==> flow/design.v <==
module keyboard
(
   input             reset,
   input             clk,
   input      [10:0] ps2_key,
   input      [15:0] addr,
   output reg [7:0]  kbd_data_out
);
wire pressed    = ps2_key[9];
wire [8:0] code = ps2_key[8:0];
reg  [3:0] keyA[10:0];
reg  [1:0] keyB[10:0];
reg old_state;
reg d4, d5, d6, d7;
reg [15:0] read_addr;
always @(posedge clk)
begin
   old_state <= ps2_key[10];
   if (~addr[0])
      kbd_data_out <= {(~addr[10] ? ~keyA[10] : 4'b1111)
                     & (~addr[9]  ? ~keyA[9]  : 4'b1111)
                     & (~addr[8]  ? ~keyA[8]  : 4'b1111)
                     & (~addr[7]  ? ~keyA[7]  : 4'b1111)
                     & (~addr[6]  ? ~keyA[6]  : 4'b1111)
                     & (~addr[5]  ? ~keyA[5]  : 4'b1111)
                     & (~addr[4]  ? ~keyA[4]  : 4'b1111)
                     & (~addr[3]  ? ~keyA[3]  : 4'b1111)
                     & (~addr[2]  ? ~keyA[2]  : 4'b1111)
                     & (~addr[1]  ? ~keyA[1]  : 4'b1111)
                  , 4'b1111};
   else
      kbd_data_out <= {2'b11,
                      (~addr[10] ? ~keyB[10] : 2'b11)
                    & (~addr[9]  ? ~keyB[9]  : 2'b11)
                    & (~addr[8]  ? ~keyB[8]  : 2'b11)
                    & (~addr[7]  ? ~keyB[7]  : 2'b11)
                    & (~addr[6]  ? ~keyB[6]  : 2'b11)
                    & (~addr[5]  ? ~keyB[5]  : 2'b11)
                    & (~addr[4]  ? ~keyB[4]  : 2'b11)
                    & (~addr[3]  ? ~keyB[3]  : 2'b11)
                    & (~addr[2]  ? ~keyB[2]  : 2'b11)
                    & (~addr[1]  ? ~keyB[1]  : 2'b11)
                  , 4'b1111};
   if(old_state != ps2_key[10]) begin
      case(code[7:0])
          8'h6B,
             8'h66: keyA[1][0] <= pressed;  
          8'h75: keyA[1][1] <= pressed;  
          8'h72: keyA[1][2] <= pressed;  
          8'h74: keyA[1][3] <= pressed;  
          8'h05: keyA[2][0] <= pressed;  
          8'h06: keyA[2][1] <= pressed;  
          8'h04: keyA[2][2] <= pressed;  
          8'h0C: keyA[2][3] <= pressed;  
          8'h2D: keyA[3][0] <= pressed;  
          8'h1A: keyA[3][1] <= pressed;  
          8'h2C: keyA[3][2] <= pressed;  
          8'h36: keyA[3][3] <= pressed;  
          8'h44: keyA[4][0] <= pressed;  
          8'h43: keyA[4][1] <= pressed;  
          8'h3C: keyA[4][2] <= pressed;  
          8'h3D: keyA[4][3] <= pressed;  
          8'h24: keyA[5][0] <= pressed;  
          8'h15: keyA[5][1] <= pressed;  
          8'h1D: keyA[5][2] <= pressed;  
          8'h16: keyA[5][3] <= pressed;  
          8'h4B: keyA[6][0] <= pressed;  
          8'h3B: keyA[6][1] <= pressed;  
          8'h42: keyA[6][2] <= pressed;  
          8'h3A: keyA[6][3] <= pressed;  
          8'h23: keyA[7][0] <= pressed;  
          8'h1C: keyA[7][1] <= pressed;  
          8'h1B: keyA[7][2] <= pressed;  
          8'h35: keyA[7][3] <= pressed;  
          8'h2B: keyA[8][0] <= pressed;  
          8'h33: keyA[8][1] <= pressed;  
          8'h34: keyA[8][2] <= pressed;  
          8'h31: keyA[8][3] <= pressed;  
          8'h4C: keyA[9][0] <= pressed;  
          8'h52: keyA[9][1] <= pressed;  
          8'h5D: keyA[9][2] <= pressed;  
          8'h55: keyA[9][3] <= pressed;  
          8'h4D: keyA[10][0] <= pressed;  
          8'h5B: keyA[10][1] <= pressed;  
          8'h54: keyA[10][2] <= pressed;  
          8'h4C: keyA[10][3] <= pressed;  
          8'h5A: keyB[1][0] <= pressed;  
          8'h14: keyB[1][1] <= pressed;  
          8'h29: keyB[2][0] <= pressed;  
          8'h12,
          8'h59: keyB[2][1] <= pressed;  
          8'h2E: keyB[3][0] <= pressed;  
          8'h25: keyB[3][1] <= pressed;  
          8'h3E: keyB[4][0] <= pressed;  
          8'h46: keyB[4][1] <= pressed;  
          8'h1E: keyB[5][0] <= pressed;  
          8'h26: keyB[5][1] <= pressed;  
          8'h41: keyB[6][0] <= pressed;  
          8'h49: keyB[6][1] <= pressed;  
          8'h22: keyB[7][0] <= pressed;  
          8'h21: keyB[7][1] <= pressed;  
          8'h32: keyB[8][0] <= pressed;  
          8'h2A: keyB[8][1] <= pressed;  
          8'h4A: keyB[9][0] <= pressed;  
          8'h0E: keyB[1][1] <= pressed;  
          8'h4E: keyB[10][0] <= pressed;  
          8'h45: keyB[10][1] <= pressed;  
      endcase
   end
end
endmodule
`timescale 1ns / 1ps
module orao_io
(
   output reg [7:0] data_out,     
   input  [7:0]  data_in,
   input [15:0]  addr,
   input         we,
   input  [10:0] ps2_key,
   input         ioctl_download,
   input   [7:0] ioctl_index,
   input         ioctl_wr,
   input  [24:0] ioctl_addr,
   input   [7:0] ioctl_dout,
   output reg    ioctl_wait,
   output        video_blank,     
   input         video_sync,
   output reg    audio,       
   input         ce,
   input         clk,
   input         reset
);
wire  [7:0] kbd_data_out, tape_data_out;
reg [24:0] old_ioctl_addr;
reg [15:0] old_read_addr;
keyboard keyboard(.*,
                  .ps2_key(ps2_key)
                  );
reg old_ioctl_wr, old_ioctl_download;
reg read_counter;
reg [31:0] timeout = 0;                                               
always @(posedge clk) begin
   old_ioctl_addr <= ioctl_addr;
   old_read_addr <= addr;  
   old_ioctl_download <= ioctl_download;										 
   timeout <= timeout + 1'b1;
   if(~old_ioctl_download && ioctl_download)									 
       timeout <= 32'b0;
   if (old_ioctl_addr != ioctl_addr) begin								    
      ioctl_wait <= 1'b1;
      tape_data_out <= ioctl_dout > 8'h7f ? 8'hff : 8'h0;				 
   end
   else if(old_read_addr != addr && addr == 16'h87ff) begin				 
      read_counter <= ~read_counter; 
      if (~read_counter)															 
			ioctl_wait <= 1'b0;
      timeout <= 32'b0;    
   end
   else if (addr == 16'h87ff)														 
      data_out <= tape_data_out;
   else if (addr[15:11] == 5'b10000)											 
      data_out <= kbd_data_out;     
   else
      data_out <= 8'hff;   														 
	if (ce && addr[15:11] == 5'b10001)
		audio <= ~audio;																 
   if(timeout > 32'd75000000) 						  							 
		ioctl_wait <= 0;																 
end																						
assign video_blank = 1'b0;
endmodule  
# From RTL to reports: orao_io
# Tool output for the design above, in the order of the flow.
# Line numbers count from 1 in the design file above.
# Library cell names are shortened.
# Not given: --
# design
design	orao_io
clock_port	clk
lib	sky130hd
pvt_corner	tt_025C_1v80

# Word level
# Source: Yosys, flattened and elaborated. Widths are those after wreduce. Registers that Yosys merges into a memory's read port (data or address) are not register bits. Print and check cells do not count. Equal cells are merged and count once.
# classes
mux	30
n_addsub	1
equal	68
n_logic	43
reduce_and_logical	68
compare	2
# ops
op	n
8-bit by 7-bit == test with 1-bit output with constant B	24
8-bit by 6-bit == test with 1-bit output with constant B	23
2-bit AND reduction	61
32-bit two-way mux	3
8-bit by 5-bit == test with 1-bit output with constant B	9
4-bit inverter	10
4-bit two-way mux	10
4-bit AND	9
32-bit by 1-bit adder with 32-bit output with constant B	1
32-bit by 27-bit > comparator with 1-bit output with constant B	1
25-bit inequality test	1
8-bit by 3-bit == test with 1-bit output with constant B	3
8-bit two-way mux	3
2-bit inverter	10
2-bit two-way mux	10
2-bit AND	9
16-bit inequality test	1
16-bit == test with constant B	1
8-bit by 4-bit == test with 1-bit output with constant B	2
5-bit == test with constant B	2
8-bit by 7-bit > comparator with 1-bit output with constant B	1
2-bit OR reduction	3
6-bit two-way mux	1
1-bit inverter	5
1-bit logical AND	3
1-bit two-way mux	3
2-bit by 1-bit inequality test with 1-bit output with constant B	1
2-bit nonzero test	1
1-bit inequality test	1
# bits
elab_cells	282
register_bits	160
input_bits	83

# Depth
# Longest topological path by Yosys (ltp), each cell counted once; first at word level (registers and memories cut), then after technology mapping (sequential cells cut; the memories' decode and read muxes count).
# depth
ltp_word	12
ABC_AREA	0
mapped_depth	7
mapped_depth_nobuf	7

# Synthesis result
# Source: synth_stat.txt of the flow (Yosys; design flattened, memories mapped). It holds for the ABC_AREA given above (unset counts as 0); a run with the other value may have another netlist.
# Totals and module areas in this step are rounded.
# types
cell_type	n	type_area_um2
edfxtp_1	66	1.98E+03
dfxtp_1	80	1.6E+03
xnor2_1	38	332.819
xor2_1	35	306.544
nor2_1	65	243.984
nor2_2	30	187.68
nand3_1	25	125.12
nand2_1	29	108.854
nor3_1	18	90.086
nand4_1	13	81.328
a22o_1	9	78.826
nor4_1	12	75.072
inv_1	19	71.318
nor2b_1	9	56.304
a221oi_1	6	52.55
nor4_2	4	50.048
and4_1	5	43.792
a22oi_1	5	37.536
# Other cell types: 31; their cells: 63.
# mapped
yosys_area_mm2	0.006
seqArea_mm2	0.0036
ff_cells	146
buf_cells	14
stdcells	531
# The figures by module come from a second, unflattened synthesis with its own total; it is not the netlist above.
# hier_totals
cells_unflattened	534
hier_area_mm2	0.0061
# Each row is one instance without its submodules.
# modules
mod	instances	mod_area_mm2	seq_area_mm2	n_cells
orao_io	1	0.0034	0.0018	314
keyboard	1	0.0027	0.0018	220

# Path before layout
# Source: OpenSTA report_checks on the synthesized netlist (no wires, ideal clock, input and output delay 20% of the period each), path of least setup slack; recovery checks are left aside. Register names are those of the netlist, which keeps one name where synthesis merged equal registers.
# synth_path
path_kind	input -> register
from	input port ioctl_addr[11]
to	register data_out[2]
setup_ps	340
t_first_pin_ps	512
stages	5
required_time_ps	2220
t_arrival_ps	1739
period_ps	2560
in_delay_ps	512
setup_slack_ps	481
delay_ps	1567
path_buffers	0
period_less_setup_slack_ps	2079
# "delay_ps" = arrival - input delay + setup time.
# "stages": output pins that drive a net of the path, with the launching flip-flop's if there is one; two outputs of one cell count as two.
# "period_less_setup_slack_ps" = period - worst setup slack (recovery checks aside). The figure is calculated, with input and output delays left at 20% of the set period.
# Between the ends stands the longest chain of elaborated cells between them, by number of cells; it is not shown to be the way that was timed. Of several equally long chains one is given.
# Each line given opens the expression or statement behind the cell; cells for indexed reads and writes are added by Yosys, which also makes memories of some case tables.
# At most two assigning lines are given for a register; there are more.
# synth_via
cell_sequence	xor2_1 nor4_2 nand4_2 or2_2 nor2_1
elab_chain_cells	3
cells_between	3
# synth_lines
item	line_no	rtl
start: declaration	123	input  [24:0] ioctl_addr,
25-bit inequality test	149	if (old_ioctl_addr != ioctl_addr) begin
1-bit inverter	--
2-bit AND reduction	--
end: assignment	160	data_out <= tape_data_out;
end: assignment	162	data_out <= kbd_data_out;
end: declaration	115	output reg [7:0] data_out,

# Timing after layout
# From the final timing report of run A: the path of least setup slack in the routed layout; clock arrival at registers is part of the times.
# The report prints the path's times to 10 ps; the period is as set.
# layout_path
path_kind	input -> register
from	input port addr[0]
to	register timeout[30]
setup_slack_ps	1300
setup_ps	110
period_ps	4020
t_first_pin_ps	800
in_delay_ps	800
path_buffers	2
required_time_ps	4330
stages	7
t_arrival_ps	3040
# Between the ends stands the longest chain of elaborated cells between them, by number of cells; it is not shown to be the way that was timed. Of several equally long chains one is given.
# At most two assigning lines are given for a register; there are more.
# layout_via
cell_sequence	clkdlybuf4s50_1 nand2_1 nor4_2 nand2_2 o41ai_4 buf_6 nor2_2
elab_chain_cells	4
cells_between	5
# layout_lines
item	line_no	rtl
start: declaration	117	input [15:0]  addr,
16-bit inequality test	153	else if(old_read_addr != addr && addr == 16'h87ff) begin
1-bit logical AND	153
32-bit two-way mux	153
32-bit two-way mux	149	if (old_ioctl_addr != ioctl_addr) begin
end: assignment	146	timeout <= timeout + 1'b1;
end: assignment	148	timeout <= 32'b0;
end: declaration	141	reg [31:0] timeout = 0;

# Flow measurements of orao_io on sky130hd: 2 stored runs with different settings, listed in no order. Input and output delays are each 20% of the period that was set; the output load is 0.01 pF.
# "period_less_ws_ps": clock period set for the run, less the worst setup slack. It is reckoned from that one timing run; input and output delays stay at 20% of the period that was set.
# "power_total_mw" rests on the timing tool's default activity at the inputs, not on a simulated workload.
# The measured numbers are rounded.
# Settings: . = not set for that run.
run name	period_ns	CORE_UTILIZATION	SETUP_SLACK_MARGIN	PLACE_DENSITY	TNS_END_PERCENT	GPL_TIMING_DRIVEN	CTS_CLUSTER_SIZE	SLEW_MARGIN	CAP_MARGIN	CORE_MARGIN	yosys_chip_area_mm2	dieArea_mm2	finish.stdcell_area_mm2	worst_setup_slack_ps	final_setup_tns_ps	worst_hold_slack_ps	power_total_mw	period_less_ws_ps
run A	4.02	50	0.48	0.74	10	0	43	30	20	2	0.006	0.013	0.0074	1300	0	480	3.4	2724
run B	1.4	40	.	.	.	.	.	20	20	2	0.006	0.016	0.0093	-590	-23000	17	10	1989
